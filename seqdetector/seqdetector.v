==> flow/design.v <==
module seqdetector(clock, reset_n, seq_in, valid_in, match, full);
input clock;
input reset_n;
input seq_in;
input valid_in;
output reg match;
output reg full;
reg[3:0] current_state, next_state;
reg[3:0] counter;
parameter IDLE = 3'b000;
parameter S1 = 3'b001;
parameter S2 = 3'b010;
parameter S3 = 3'b011;
parameter S4 = 3'b100;
parameter FULL_NUM = 8;
always@(*) begin
	case(current_state)
		IDLE : if(seq_in == 1 && valid_in == 1) next_state = S1;
			   else next_state = IDLE;
		S1 : if(seq_in == 0 && valid_in == 1) next_state = S2;
			 else next_state = S1;
		S2 : if(seq_in == 1 && valid_in == 1) next_state = S3;
			 else if(seq_in == 0 && valid_in == 1) next_state = IDLE;
			 else next_state = S2;
		S3 : if(seq_in == 1 && valid_in == 1) next_state = S4;
			 else if(seq_in == 0 && valid_in == 1) next_state = S2;
			 else next_state = S3;
   		S4 : if(seq_in == 1 && valid_in == 1) next_state = S1;
			 else next_state = IDLE;
		default next_state = IDLE;
	endcase
end
always@(posedge clock or negedge reset_n) begin
	if(!reset_n) begin
		current_state <= IDLE;
	end
	else begin
		current_state <= next_state;
	end
end
always@(posedge clock or negedge reset_n) begin
	if(!reset_n) begin
		match <= 0;			
	end
	else if(current_state == S4) begin
		match <= 1;
	end
	else begin
		match <= 0;
	end
end
always@(posedge clock or negedge reset_n) begin
	if(!reset_n) begin
		full <= 0;
	end
	else if(counter == FULL_NUM - 1  && current_state == S4) begin
		full <= 1; 
	end
	else if(full == 1)begin;
		full <= 1;
	end
	else begin
		full <= 0;
	end
end
always@(posedge clock or negedge reset_n) begin
	if(!reset_n) begin
		counter <= 0;
	end
	else if(current_state == S4) begin
		counter <= counter + 1;
	end
	else if(counter == 8) begin
		counter <=0;
	end
	else begin
		counter <= counter;
	end
end
endmodule
* Step by step through the tools: seqdetector
The steps from the RTL of seqdetector to its reports follow in flow order.
Line numbers count from 1 in the design file above.
Operators carry their Yosys type and port widths (W data, S select, Z words).
The mark -- stands for no value.
- Top module :: seqdetector
- Clock port :: clock
- Cell library :: sky130hd
- Library corner :: tt_025C_1v80

* After elaboration
Yosys after proc, flatten, opt, wreduce and memory -nomap, before mapping. Memory bits, and registers merged into a memory's read port (data or address), are not among the register bits. Print and check cells are not counted.
- Flip-flop bits (word level) :: 9
- Output and inout bits :: 2
- Bits of input ports :: 4
- Cells after elaboration :: 31
- Add/sub/neg operators :: 1
- Mux-type cells :: 12
- Bitwise operators :: 1
- Equal/unequal tests :: 7
- Reduce/logical cells :: 6
** Operator list (number)
- $pmux W3 S4 :: 1
- $mux W4 :: 2
- $eq A3 B2 Y1 const B :: 2
- $eq A3 B3 Y1 const B :: 2
- $mux W2 :: 3
- $mux W1 :: 5
- $add A4 B1 Y4 const B :: 1
- $eq A4 B3 Y1 const B :: 1
- $eq A4 B4 Y1 const B :: 1
- $logic_not A4 Y1 :: 1
- $logic_and A1 B1 Y1 :: 3
- $eq A3 B1 Y1 const B :: 1
- $mux W3 :: 1
- $reduce_bool A2 Y1 :: 1
- $reduce_or A2 Y1 :: 1
- $not A1 Y1 :: 1

* Longest topological paths
Longest topological path by Yosys (ltp), each cell counted once; first at word level (registers and memories cut), then after technology mapping (sequential cells cut; the memories' decode and read muxes count).
- Depth in word-level cells :: 5
- ABC_AREA :: 0
- Mapped depth :: 5
- Mapped depth without buffers :: 5

* After synthesis
Yosys stat after the flow's synthesis: flattened, memories mapped to cells. It holds for the ABC_AREA given above (unset counts as 0); a run with the other value may have another netlist.
The area totals of this step are shown rounded.
** Cells by type
- sky130_fd_sc_hd__dfrtp_1 :: number 10, total area 250.24 µm²
- sky130_fd_sc_hd__dfstp_2 :: number 1, total area 26.275 µm²
- sky130_fd_sc_hd__ha_1 :: number 2, total area 25.024 µm²
- sky130_fd_sc_hd__a21oi_1 :: number 4, total area 20.019 µm²
- sky130_fd_sc_hd__o21ai_0 :: number 4, total area 20.019 µm²
- sky130_fd_sc_hd__inv_1 :: number 5, total area 18.768 µm²
- sky130_fd_sc_hd__a211oi_1 :: number 2, total area 15.014 µm²
- sky130_fd_sc_hd__mux2_4 :: number 1, total area 15.014 µm²
- sky130_fd_sc_hd__nand2b_4 :: number 1, total area 13.763 µm²
- sky130_fd_sc_hd__a41o_2 :: number 1, total area 11.261 µm²
- sky130_fd_sc_hd__mux2_2 :: number 1, total area 11.261 µm²
- sky130_fd_sc_hd__nand2_1 :: number 3, total area 11.261 µm²
- sky130_fd_sc_hd__nand3_1 :: number 2, total area 10.01 µm²
- sky130_fd_sc_hd__o21ba_1 :: number 1, total area 10.01 µm²
- sky130_fd_sc_hd__xnor2_1 :: number 1, total area 8.758 µm²
- sky130_fd_sc_hd__and3_1 :: number 1, total area 6.256 µm²
- sky130_fd_sc_hd__nor2b_1 :: number 1, total area 6.256 µm²
- sky130_fd_sc_hd__buf_2 :: number 1, total area 5.005 µm²
- sky130_fd_sc_hd__nor2_1 :: number 1, total area 3.754 µm²
- Cells in the netlist :: 43
- Area of sequential cells :: 277 µm²
- Buffer cells :: 1
- Mapped flip-flops :: 11
- Chip area (Yosys) :: 488 µm²

* Worst setup path after synthesis
Source: OpenSTA report_checks on the synthesized netlist (no wires, ideal clock, input and output delay 20% of the period each), path of least setup slack; recovery checks are left aside. Register names are those of the netlist, which keeps one name where synthesis merged equal registers.
- Path kind :: register -> register
- Start point :: reg counter[0]
- End point :: reg counter[0]
- Setup time :: 125 ps
- Delay of the path :: 1213 ps
- Data arrival time :: 1088 ps
- Path buffers :: 0
- Driving pins on the path :: 6
- Launch time at the first pin :: 0 ps
- Data required time :: 2085 ps
- Clock period :: 2210 ps
- Setup slack :: 997 ps
- Synthesis period reached :: 1213 ps
"delay of the path" is the arrival time less input delay plus setup time.
"driving pins on the path": output pins that drive a net of the path, with the launching flip-flop's if there is one; two outputs of one cell count as two.
"synthesis period reached" = period - worst setup slack (recovery checks aside). The figure is calculated, with input and output delays left at 20% of the set period.
Between the ends stands the longest chain of elaborated cells between them, by number of cells; it is not shown to be the way that was timed. Of several equally long chains one is given.
A line is the first line of the expression or statement that the cell stems from. Yosys adds cells for indexed reads and writes and turns some case tables into memories.
At most two assigning lines are given for a register; there are more.
- Path through :: sky130_fd_sc_hd__dfrtp_1 -> sky130_fd_sc_hd__inv_1 -> sky130_fd_sc_hd__ha_1 -> sky130_fd_sc_hd__nand2b_4 -> sky130_fd_sc_hd__o21ba_1 -> sky130_fd_sc_hd__mux2_4
- Length of the longest elaborated chain :: 3
- Elaborated cells on any way between the ends :: 5
- Source lines of those cells :: 3
- Classes of those cells :: add/sub: 1; eq/ne: 1; mux: 2; reduce/logical: 1
** Ends and longest elaborated chain, after synthesis
- start: declaration :: line 9 : reg[3:0] counter;
- start: assignment :: line 71 : counter <= counter + 1;
- start: assignment :: line 77 : counter <= counter;
- $eq A4 B4 Y1 :: line 73 : else if(counter == 8) begin
- $mux W4 :: line 73
- $mux W4 :: line 70 : else if(current_state == S4) begin
- end: assignment :: line 71
- end: assignment :: line 77
- end: declaration :: line 9

* Worst path after layout
Path of least setup slack in the final report of entry A (OpenROAD, finished layout, wires in). Where an end is a register, its clock arrival counts in the times.
The report prints the path's times to 10 ps; the period is as set.
- Path kind :: register -> register
- Start point :: reg counter[0]
- End point :: reg counter[0]
- Launch time at the first pin :: 270 ps
- Setup slack :: 140 ps
- Data required time :: 1580 ps
- Clock period :: 1430 ps
- Data arrival time :: 1440 ps
- Setup time :: 110 ps
- Path buffers :: 0
- Driving pins on the path :: 6
Between the ends stands the longest chain of elaborated cells between them, by number of cells; it is not shown to be the way that was timed. Of several equally long chains one is given.
At most two assigning lines are given for a register; there are more.
- Path through :: sky130_fd_sc_hd__dfrtp_1 -> sky130_fd_sc_hd__inv_1 -> sky130_fd_sc_hd__ha_1 -> sky130_fd_sc_hd__nand2b_4 -> sky130_fd_sc_hd__o21ba_1 -> sky130_fd_sc_hd__mux2_4
- Length of the longest elaborated chain :: 3
- Elaborated cells on any way between the ends :: 5
- Source lines of those cells :: 3
- Classes of those cells :: add/sub: 1; eq/ne: 1; mux: 2; reduce/logical: 1
** Ends and longest elaborated chain, after layout
- start: declaration :: line 9 : reg[3:0] counter;
- start: assignment :: line 71 : counter <= counter + 1;
- start: assignment :: line 77 : counter <= counter;
- $eq A4 B4 Y1 :: line 73 : else if(counter == 8) begin
- $mux W4 :: line 73
- $mux W4 :: line 70 : else if(current_state == S4) begin
- end: assignment :: line 71
- end: assignment :: line 77
- end: declaration :: line 9

Record of 2 stored runs of the RTL-to-layout flow on seqdetector, platform sky130hd. The runs are unordered. Constraints: input delay and output delay 20% of the set period each, output load 0.01 pF.
By "clock period reached" is meant the clock period of the run minus its worst setup slack. This is arithmetic on one report: input and output delays are still those of the set period (20% each).
"time of the worst setup path" is the time allowed to the run's worst setup path (the clock period less input and output delay, where it has them) less its slack. Clock arrival times count: a late capture clock shortens it, a late launch clock lengthens it.
"power" rests on the timing tool's default activity at the inputs, not on a simulated workload.
"time of the worst setup path" is known to 10 ps.
Measured values are rounded.

** Entry A
- Settings :: period_ns=1.43; CORE_UTILIZATION=43; CAP_MARGIN=20; CORE_MARGIN=2; SLEW_MARGIN=20
- Smallest setup slack :: 140 ps
- Time of the worst setup path :: 1290 ps
- Worst setup path kind :: register -> register
- Standard-cell area after routing :: 582 µm²
- Final setup TNS :: 0 ps
- Chip area in the Yosys report :: 488 µm²
- Post-route utilization :: 53.8%
- Clock period reached :: 1290 ps
- Power :: 0.00086 W
- Full die area :: 1420 µm²

** Entry B
- Settings :: period_ns=2.35; CORE_UTILIZATION=72; PLACE_DENSITY_LB_ADDON=0.11; CELL_PAD_IN_SITES_DETAIL_PLACEMENT=2; ABC_AREA=0; GPL_TIMING_DRIVEN=1; CTS_CLUSTER_SIZE=99; MIN_ROUTING_LAYER=met1; MAX_ROUTING_LAYER=met4; CAP_MARGIN=20; CORE_MARGIN=2; SLEW_MARGIN=20
- Outcome :: unfinished; error PDN-0185 in floorplanning
